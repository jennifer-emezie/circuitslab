==> flow/design.v <==
module clktick #(
	parameter WIDTH = 16
)(
  input  logic             clk,       
  input  logic             rst,       
  input  logic             en,        
  input  logic [WIDTH-1:0] N,     	  
  output logic  		       tick       
);
logic [WIDTH-1:0] count;
always_ff @ (posedge clk)
    if (rst) begin
        tick <= 1'b0;
        count <= N;  
        end
    else if (en) begin
	    if (count == 0) begin
		    tick <= 1'b1;
		    count <= N;
	        end
	    else begin
		    tick <= 1'b0;
		    count <= count - 1'b1;
	        end
        end
endmodule
module lab6task1 (
	input  logic			MAX10_CLK1_50, 				 
	input  logic			ADC_DOUT,					 
	output logic			ADC_CS, ADC_CLK,			 
	output logic [6:0]  	HEX0, HEX1, HEX2, HEX3		 
);
	logic  			tick_10k;						 
	logic [9:0] 	data_in; 					 
	logic			data_valid;					 
	logic [3:0]		bcd0, bcd1, bcd2, bcd3, bcd4;
	clktick  GEN_10K (.clk(MAX10_CLK1_50), .rst(1'b0), .en(1'b1), .N(16'd4999),  .tick(tick_10k));
	spi2adc SPI_ADC_INTERFACE (	
			.sysclk (MAX10_CLK1_50),
			.start (tick_10k),
			.data_from_adc (data_in),
			.data_valid (data_valid),
			.adc_cs (ADC_CS),
			.adc_sck (ADC_CLK),
			.sdata_from_adc (ADC_DOUT));
	bin2bcd_16 BCD_CONVERTER (.x({6'b0,data_in}), 
			.BCD0(bcd0), .BCD1(bcd1), .BCD2(bcd2), .BCD3(bcd3), .BCD4(bcd4));
	hexto7seg DISP0 (.out(HEX0), .in(bcd0));
	hexto7seg DISP1 (.out(HEX1), .in(bcd1));
	hexto7seg DISP2 (.out(HEX2), .in(bcd2));
	hexto7seg DISP3 (.out(HEX3), .in(bcd3));
endmodule
module spi2adc (
	input  logic	         sysclk,			 
	input  logic            start,			 
	input  logic            sdata_from_adc,	 
	output logic [9:0]      data_from_adc,	 
	output logic            data_valid,	     
	output logic            adc_cs,			 
	output logic            adc_sck		     
);
	logic			clk_1MHz;	             
	logic [4:0]	    ctr;			         
	logic			tick;			         
	parameter	    TERMINAL_CNT = 5'd24;    
	initial begin
		clk_1MHz = 0;			 
		ctr = 5'b0;				 
		tick = 1'b0;		
	end
	always_ff @ (posedge sysclk)   
	  if (ctr==0) begin
		  ctr <= TERMINAL_CNT;
		  if (clk_1MHz==1'b0)
				tick <= 1'b1;
		  clk_1MHz <= ~clk_1MHz;  
		end
	  else  begin
		  ctr <= ctr - 1'b1;
		  tick <= 1'b0;
		end
	logic [1:0]     sr_state;
	logic				 adc_start;
	parameter	    IDLE  = 2'b00,WAIT_CSB_FALL = 2'b01, WAIT_CSB_HIGH = 2'b10;
	initial begin
		sr_state = IDLE;
		adc_start = 1'b0;	 
		end
	always_ff @ (posedge sysclk)
		case (sr_state)
			IDLE:	if (start==1'b0) sr_state <= IDLE;
					else	begin
						sr_state <= WAIT_CSB_FALL;
						adc_start <= 1'b1;
						end  				
			WAIT_CSB_FALL: if (adc_cs==1'b1) sr_state <= WAIT_CSB_FALL;
					else sr_state <= WAIT_CSB_HIGH;
			WAIT_CSB_HIGH: if (adc_cs==1'b0) sr_state <= WAIT_CSB_HIGH;
					else begin
						sr_state <= IDLE;
						adc_start <= 1'b0;
						end	
			default: sr_state <= IDLE;
		endcase
	logic [4:0]         state;
	logic  	            adc_done, shift_ena;
	initial	begin	
		state = 5'b0; adc_cs = 1'b1; adc_done = 1'b0; 
		shift_ena <= 1'b0;
		end
	always_ff @(posedge sysclk)  
		if (tick==1'b1)  begin
		adc_cs <= 1'b0;  adc_done <= 1'b0;  shift_ena <= 1'b0;
		state <= state + 1'b1;
		case (state)
			5'd0:	begin
						if (adc_start==1'b0) begin
							state <= 5'd0;			 
							adc_cs <= 1'b1;		 
							end
						else begin
							state <= 5'd1;			 
							end
					end
			5'd4: shift_ena <= 1'b1;  			 
			5'd15: begin
						shift_ena <= 1'b0;
						adc_done <= 1'b1;
					 end
			5'd16: begin  
						adc_cs <= 1'b1;		 
						state <= 5'd0;  		 
					 end
			default: 				
						shift_ena <= 1'b1;	 
			endcase
		end	 
	logic [11:0]    shift_reg;
	initial	begin
			shift_reg = 12'b0;
			data_from_adc = 12'b0;
			end
	always_ff @(negedge sysclk)
		if  ((adc_cs==1'b0)&&(shift_ena==1'b1)&&(tick==1'b1))		 
				shift_reg <= {shift_reg[10:0], sdata_from_adc};
	always_ff @(posedge sysclk)
		if(adc_done) 					
				data_from_adc = shift_reg[11:2];
		assign adc_sck = !clk_1MHz & !adc_cs;
		assign data_valid = adc_cs;
endmodule
module bin2bcd_16(
	input  logic [15:0] x,			 
	output logic [3:0]  BCD0, BCD1, BCD2, BCD3, BCD4   
);
   logic [35:0] result;   
   integer i;
   always_comb
        begin
            result[35:0] = 0;
            result[15:0] = x;
            for (i=0; i<16; i=i+1) begin
                if (result[19:16] >= 5)
                    result[19:16] = result[19:16] + 4'd3;
                if (result[23:20] >= 5)
                    result[23:20] = result[23:20] + 4'd3;
                if (result[27:24] >= 5)
                    result[27:24] = result[27:24] + 4'd3;
                if (result[31:28] >= 5)
                    result[31:28] = result[31:28] + 4'd3;
                result = result << 1;
            end
            BCD0 = result[19:16];
                BCD1 = result[23:20];		
                BCD2 = result[27:24];
                BCD3 = result[31:28];
                BCD4 = result[35:32];
        end
endmodule
module hexto7seg (
	output logic [6:0] out, 
	input logic [3:0] in
);
	always_comb 
		case (in)
			4'h0: out = 7'b1000000;
			4'h1: out = 7'b1111001;
			4'h2: out = 7'b0100100;
			4'h3: out = 7'b0110000;
			4'h4: out = 7'b0011001;
			4'h5: out = 7'b0010010;
			4'h6: out = 7'b0000010;
			4'h7: out = 7'b1111000;
			4'h8: out = 7'b0000000;
			4'h9: out = 7'b0011000;
			4'ha: out = 7'b0001000;
			4'hb: out = 7'b0000011;
			4'hc: out = 7'b1000110;
			4'hd: out = 7'b0100001;
			4'he: out = 7'b0000110;
			4'hf: out = 7'b0001110;
			default: out = 7'b0000000;
		endcase
endmodule
* Tool chain data of lab6task1
Tool output for the design above, in the order of the flow.
Lines are those of the file above, counted from 1.
Operators: Yosys type, input widths -> output width; for muxes data width and select width s.
Cell names lack the library's common part.
The mark -- stands for no value.
- Design top :: lab6task1
- Clock port :: MAX10_CLK1_50
- Standard-cell library :: sky130hd
- Corner :: tt_025C_1v80

* Word-level counts
Counts by Yosys on the flattened word-level netlist (proc, flatten, opt, wreduce; memories kept). Register bits leave out memories and registers merged into their read ports (data or address). Print and check cells are left out.
Yosys's memory passes give these memory sizes; they may raise the number of words (mostly to a power of two), join words into wider ones and drop unused or constant bits.
- Flip-flop bits (word level) :: 57
- ROM bits :: 448
- Memories kept :: 4
- Bits of input ports :: 2
- Output and inout bits :: 30
- Cells after elaboration :: 144
- Add/sub/neg operators :: 33
- $lt $le $gt $ge :: 30
- Eq/ne operators :: 6
- Muxes and demuxes :: 44
- Bitwise operators :: 3
- Reductions and logical operators :: 11
** Memory list
- (name not given) :: depth 16, bits a word 7, rd ports 1, write ports 0, line 185 : case (in)
- (name not given) :: depth 16, bits a word 7, rd ports 1, write ports 0, line 185
- (name not given) :: depth 16, bits a word 7, rd ports 1, write ports 0, line 185
- (name not given) :: depth 16, bits a word 7, rd ports 1, write ports 0, line 185
** Operators by type and width (number)
- $ge 4x3->1 const B :: 26
- $add 4x2->4 const B :: 21
- $mux 4 :: 21
- $mux 3 :: 9
- $sub 16x1->16 const B :: 1
- $logic_not 16->1 :: 1
- $add 3x2->3 const B :: 5
- $logic_not 5->1 :: 2
- $pmux 5 s2 :: 1
- $add 1x2->3 const AB :: 3
- $ge 1x3->1 const AB :: 3
- $mux 1 :: 8
- $pmux 2 s3 :: 1
- $add 5x1->5 const B :: 1
- $sub 5x1->5 const B :: 1
- $eq 5x4->1 const B :: 1
- $eq 5x5->1 const B :: 1
- $pmux 1 s2 :: 2
- $mux 2 :: 2
- $add 1x2->3 const B :: 1
- $ge 1x3->1 const B :: 1
- $reduce_and 3->1 :: 1
- $reduce_or 3->1 :: 1
- $logic_and 1x1->1 :: 2
- $not 1->1 :: 2
- $logic_not 1->1 :: 2
- $eq 2x1->1 const B :: 1
- $ne 2x1->1 const B :: 1
Other operator kinds: 5; their cells: 5.

* Longest topological paths
Yosys ltp: most cells in a row. Word level: on the elaborated netlist, between registers, memories and ports. Mapped: between sequential cells and ports; inverters and the memories' decode and read muxes count.
- Depth in word-level cells :: 18
- ABC_AREA :: 0
- Gate-level depth with buffers :: 43

* Mapped cells and area
The flow's flattened synthesis, as Yosys stat reports it; memories are mapped. The netlist is that of the ABC_AREA named above (0 if unset); the other value can give another one.
Totals and module areas in this step are rounded.
- Cell count :: 557
- Mapped area :: 4850 sq um
- Sequential area :: 1460 sq um
- Flip-flops :: 57
- Buffer cells :: 21
** Cells by type (number)
- edfxtp_1 :: 32
- dfxtp_1 :: 25
- ha_1 :: 35
- nor2_1 :: 48
- nand2_1 :: 47
- a21oi_1 :: 32
- inv_1 :: 40
- xnor2_1 :: 17
- mux2i_1 :: 14
- o21ai_0 :: 22
- nand3_1 :: 19
- nor3_1 :: 16
- mux2_2 :: 7
- a211oi_1 :: 10
- o21a_1 :: 8
- nand2b_1 :: 9
- buf_4 :: 7
- o32ai_2 :: 3
Not listed: further types 72, cells in them 166.
The figures by module come from a second, unflattened synthesis with its own total; it is not the netlist above.
- Cells (unflattened synthesis) :: 1197
- Area total of the unflattened synthesis :: 9340 sq um
Rows give one instance, submodules left out.
** By module
- bin2bcd_16 :: times used 1, cells 872, area 5830 sq um, sequential area 0.0 sq um
- spi2adc :: times used 1, cells 89, area 1450 sq um, sequential area 1120 sq um
- clktick :: times used 1, cells 98, area 1040 sq um, sequential area 500 sq um
- hexto7seg :: times used 4, cells 34, area 255 sq um, sequential area 0.0 sq um
- lab6task1 :: times used 1, cells 2, area 7.5 sq um, sequential area 0.0 sq um

Wiki page: lab6task1 / flow data

Module lab6task1, platform sky130hd: 2 stored runs of the flow (Yosys, OpenROAD) with differing settings, in no particular order. Input and output delays are each 20% of the period that was set; the output load is 0.01 pF.
"period achieved" is the run's clock period less its worst setup slack. It is reckoned from that one timing run; input and output delays stay at 20% of the period that was set.
"time of the worst setup path": the worst setup path's part of the clock period (all of it between registers, 20% less for each end at a port) less its slack. A launch clock that arrives late makes it longer, a capture clock that arrives late makes it shorter.
"overall power" is the tool's figure for a default switching activity; nothing was simulated.
Measured values are rounded.

** Run 1
- Settings :: period_ns=14.0; CORE_UTILIZATION=28; CORE_ASPECT_RATIO=1.03; CORE_MARGIN=7; GPL_ROUTABILITY_DRIVEN=0; CTS_CLUSTER_SIZE=10; CAP_MARGIN=20; SLEW_MARGIN=20
- Chip area after synthesis (Yosys) :: 4,850 sq um
- Die size :: 21,200 sq um
- Standard-cell area of the final layout :: 5,640 sq um
- Utilization after layout :: 33.4%
- Setup slack of the critical path :: 1.91 ns
- Total negative slack :: 0.000 ns
- Worst hold slack after layout :: 0.418 ns
- Overall power :: 0.000408 W
- Period achieved :: 12.090 ns
- Time of the worst setup path :: 9.29 ns
- Class of the worst setup path :: register to output

** Run 2
- Settings :: period_ns=9.85; CORE_UTILIZATION=38; SETUP_SLACK_MARGIN=-0.06; PLACE_DENSITY_LB_ADDON=0.05; HOLD_SLACK_MARGIN=0.18; CELL_PAD_IN_SITES_GLOBAL_PLACEMENT=1; GPL_TIMING_DRIVEN=1; GPL_ROUTABILITY_DRIVEN=0; CTS_CLUSTER_DIAMETER=170; CAP_MARGIN=35; CORE_MARGIN=2; SLEW_MARGIN=20
- Chip area after synthesis (Yosys) :: 4,850 sq um
- Die size :: 13,700 sq um
- Standard-cell area of the final layout :: 6,030 sq um
- Utilization after layout :: 48.0%
- Setup slack of the critical path :: 0.419 ns
- Total negative slack :: 0.000 ns
- Worst hold slack after layout :: 0.404 ns
- Overall power :: 0.000588 W
- Period achieved :: 9.431 ns
- Time of the worst setup path :: 7.46 ns
- Class of the worst setup path :: register to output
